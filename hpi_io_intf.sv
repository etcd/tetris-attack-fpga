==> flow/design.v <==
	 module hpi_io_intf( input [1:0]  from_sw_address,
								output[15:0] from_sw_data_in,
								input [15:0] from_sw_data_out,
								input		 	 from_sw_r,from_sw_w,from_sw_cs,
								inout [15:0] OTG_DATA,    
								output[1:0]	 OTG_ADDR,    
								output		 OTG_RD_N, OTG_WR_N, OTG_CS_N, OTG_RST_N, 
								input 		 OTG_INT, Clk, Reset);
logic [15:0] tmp_data;
logic from_sw_int; 
assign OTG_RST_N = ~Reset;
assign OTG_DATA = ~from_sw_w ? tmp_data : {16{1'bZ}};  
always_ff @ (posedge Clk or posedge Reset)
begin
	if(Reset)
	begin
		tmp_data 		<= 16'b0;
		OTG_ADDR 		<=	 2'b0;
		OTG_RD_N 		<=  1'b1;
		OTG_WR_N 		<=  1'b1;
		OTG_CS_N 		<=  1'b1;
		from_sw_data_in<= 16'b0;
		from_sw_int 	<=  1'b0;
	end
	else 
	begin
		tmp_data 		<= from_sw_data_out;
		OTG_ADDR 		<= from_sw_address;
		OTG_RD_N			<= from_sw_r;
		OTG_WR_N			<= from_sw_w;
		OTG_CS_N			<= from_sw_cs;
		from_sw_data_in<= OTG_DATA;
		from_sw_int 	<= OTG_INT;
	end
end
endmodule 
# From RTL to reports: hpi_io_intf
# What the tools print for hpi_io_intf, step after step.
# Lines are those of the file above, counted from 1.
# Operators: Yosys type, input widths -> output width; for muxes data width and select width s.
# Library cell names are shortened.
# Not given: --
# design
design,hpi_io_intf
clk_port,Clk
library,sky130hd
pvt_corner,tt_025C_1v80

# After elaboration
# Source: Yosys, flattened and elaborated, memories not mapped. Widths are those after wreduce; folded enables and synchronous resets count as part of the registers. Registers that Yosys merges into a memory's read port (data or address) are not register bits. Print and check cells do not count. Equal cells are merged and count once.
# classes
muxes,1
logic,1
# op_table
operator,n
$mux 16,1
$not 1->1,1
# bits
reg_bits,37
out_inout_bits,38
word_cells,8

# Longest topological paths
# Yosys ltp: most cells in a row. Word level: on the elaborated netlist, between registers, memories and ports. Mapped: between sequential cells and ports; inverters and the memories' decode and read muxes count.
# logic_depth
word_depth,1
abc_area,1
depth_mapped,1

# After synthesis
# Yosys stat after the flow's synthesis: flattened, memories mapped to cells. It holds for the ABC_AREA given above (unset counts as 0); a run with the other value may have another netlist.
# Totals and module areas in this step are rounded.
# by_type
cell_type,n,area_total_um2
dfrtp_1,34,850.816
dfstp_2,3,78.826
inv_1,1,3.754
# mapped
cells,38
mapped_area_mm2,0.0009334
seqArea_mm2,0.0009296
flip_flops,37
buffers,0

# Worst setup path after synthesis
# Source: OpenSTA report_checks on the synthesized netlist (no wires, ideal clock, input and output delay 20% of the period each), path of least setup slack; recovery checks are left aside. Register names are those of the netlist, which keeps one name where synthesis merged equal registers.
# synth_timing
path_kind,input to output
from,in Reset
to,out OTG_RST_N
tclk_ns,2.05
t_first_pin_ns,0.410
arrival_time_ns,1.233
t_required_ns,1.640
slack_ns,0.407
path_delay_ns,0.823
stages,1
path_buffers,0
synth_period_reached_ns,1.643
# "path_delay_ns" is the arrival time less input delay plus setup time.
# A path that ends at an output port has no setup time.
# "stages": output pins that drive a net of the path, with the launching flip-flop's if there is one; two outputs of one cell count as two.
# "synth_period_reached_ns" = period - worst setup slack (recovery checks aside). The figure is calculated, with input and output delays left at 20% of the set period.
# Between the ends stands the longest chain of elaborated cells between them, by number of cells; it is not shown to be the way that was timed. Of several equally long chains one is given.
# A line is the first line of the expression or statement that the cell stems from. Yosys adds cells for indexed reads and writes and turns some case tables into memories.
# synth_between
path_cell_list,inv_1
elab_chain_len,1
# synth_lines
item,line_no,source
from (decl),8,"input OTG_INT, Clk, Reset);"
$not 1->1,11,assign OTG_RST_N = ~Reset;
to (decl),7,"output OTG_RD_N, OTG_WR_N, OTG_CS_N, OTG_RST_N,"

# Path in the finished layout
# Path of least setup slack in the final report of flow run 1 (OpenROAD, finished layout, wires in). Where an end is a register, its clock arrival counts in the times.
# layout_timing
path_kind,input to output
from,in Reset
to,out OTG_RST_N
tclk_ns,2.51
t_first_pin_ns,0.50
arrival_time_ns,1.51
t_required_ns,2.01
slack_ns,0.50
stages,3
path_buffers,2
# Between the ends stands the longest chain of elaborated cells between them, by number of cells; it is not shown to be the way that was timed. Of several equally long chains one is given.
# layout_between
path_cell_list,clkdlybuf4s50_1 inv_1 clkdlybuf4s50_1
elab_chain_len,1
# layout_lines
item,line_no,source
from (decl),8,"input OTG_INT, Clk, Reset);"
$not 1->1,11,assign OTG_RST_N = ~Reset;
to (decl),7,"output OTG_RD_N, OTG_WR_N, OTG_CS_N, OTG_RST_N,"

Add stored flow runs of hpi_io_intf

Record of 2 stored runs of the RTL-to-layout flow on hpi_io_intf, platform sky130hd. The runs are unordered. Constraints: input delay and output delay 20% of the set period each, output load 0.01 pF.
By "period_less_ws_ns" is meant the clock period of the run minus its worst setup slack. This is arithmetic on one report: input and output delays are still those of the set period (20% each).
"worst_setup_path_time_ns": the worst setup path's part of the clock period (all of it between registers, 20% less for each end at a port) less its slack. A launch clock that arrives late makes it longer, a capture clock that arrives late makes it shorter.
"design_power_mw" rests on the timing tool's default activity at the inputs, not on a simulated workload.
Values from the reports are rounded here.

Flow run 1, flow files:
==> flow/run.sh <==
#!/bin/bash
# the make line also repeats the synthesis and layout settings of config.mk as NAME=value (left out here)
make -C /OpenROAD-flow-scripts/flow DESIGN_CONFIG=/design/flow/config.mk WORK_HOME=/design/flow/orfs CLKGATE_MAP_FILE= finish
==> flow/config.mk <==
export PLATFORM = sky130hd
export DESIGN_NAME = hpi_io_intf
export DESIGN_NICKNAME = hpi_io_intf
export VERILOG_FILES = /design/flow/design.v
export SDC_FILE = /design/flow/constraint.sdc
export NUM_CORES = 4
export LEC_CHECK = 0
export ABC_AREA = 1
export CAP_MARGIN = 20
export CELL_PAD_IN_SITES_DETAIL_PLACEMENT = 0
export CELL_PAD_IN_SITES_GLOBAL_PLACEMENT = 2
export CORE_MARGIN = 2
export CORE_UTILIZATION = 30
export MIN_ROUTING_LAYER = met1
export PLACE_DENSITY = 0.63
export SLEW_MARGIN = 20
export TNS_END_PERCENT = 40
==> flow/constraint.sdc <==
create_clock -name core_clock -period 2.51 [get_ports {Clk}]
set_input_delay 0.5020 -clock core_clock [delete_from_list [all_inputs] [get_ports {Clk}]]
set_output_delay 0.5020 -clock core_clock [all_outputs]
set_load 0.01 [all_outputs]

==> results of flow run 1, as CSV <==
result,value
timing.setup.tns_ns,0.000
design_die_area_mm2,0.003574
finish.utilization_frac,0.508
hold_worst_slack_ns,0.178
period_less_ws_ns,2.011
cell_area_final_mm2,0.001525
yosys.chip_area_mm2,0.0009334
timing.setup.ws_ns,0.499
design_power_mw,1.230
worst_setup_path_time_ns,1.01
timing.worst_path_kind,"input to output"

Flow run 2, flow files:
==> flow/run.sh <==
#!/bin/bash
# the make line also repeats the synthesis and layout settings of config.mk as NAME=value (left out here)
make -C /OpenROAD-flow-scripts/flow DESIGN_CONFIG=/design/flow/config.mk WORK_HOME=/design/flow/orfs CLKGATE_MAP_FILE= finish
==> flow/config.mk <==
export PLATFORM = sky130hd
export DESIGN_NAME = hpi_io_intf
export DESIGN_NICKNAME = hpi_io_intf
export VERILOG_FILES = /design/flow/design.v
export SDC_FILE = /design/flow/constraint.sdc
export NUM_CORES = 4
export LEC_CHECK = 0
export ABC_AREA = 0
export CAP_MARGIN = 20
export CELL_PAD_IN_SITES_DETAIL_PLACEMENT = 2
export CORE_MARGIN = 2
export CORE_UTILIZATION = 59
export GPL_TIMING_DRIVEN = 1
export MAX_ROUTING_LAYER = met4
export PLACE_DENSITY = 0.42
export SETUP_SLACK_MARGIN = 0.19
export SLEW_MARGIN = 10
export TNS_END_PERCENT = 10
==> flow/constraint.sdc <==
create_clock -name core_clock -period 2.29 [get_ports {Clk}]
set_input_delay 0.4580 -clock core_clock [delete_from_list [all_inputs] [get_ports {Clk}]]
set_output_delay 0.4580 -clock core_clock [all_outputs]
set_load 0.01 [all_outputs]

Flow run 2: no results, placement failed with DPL-0033
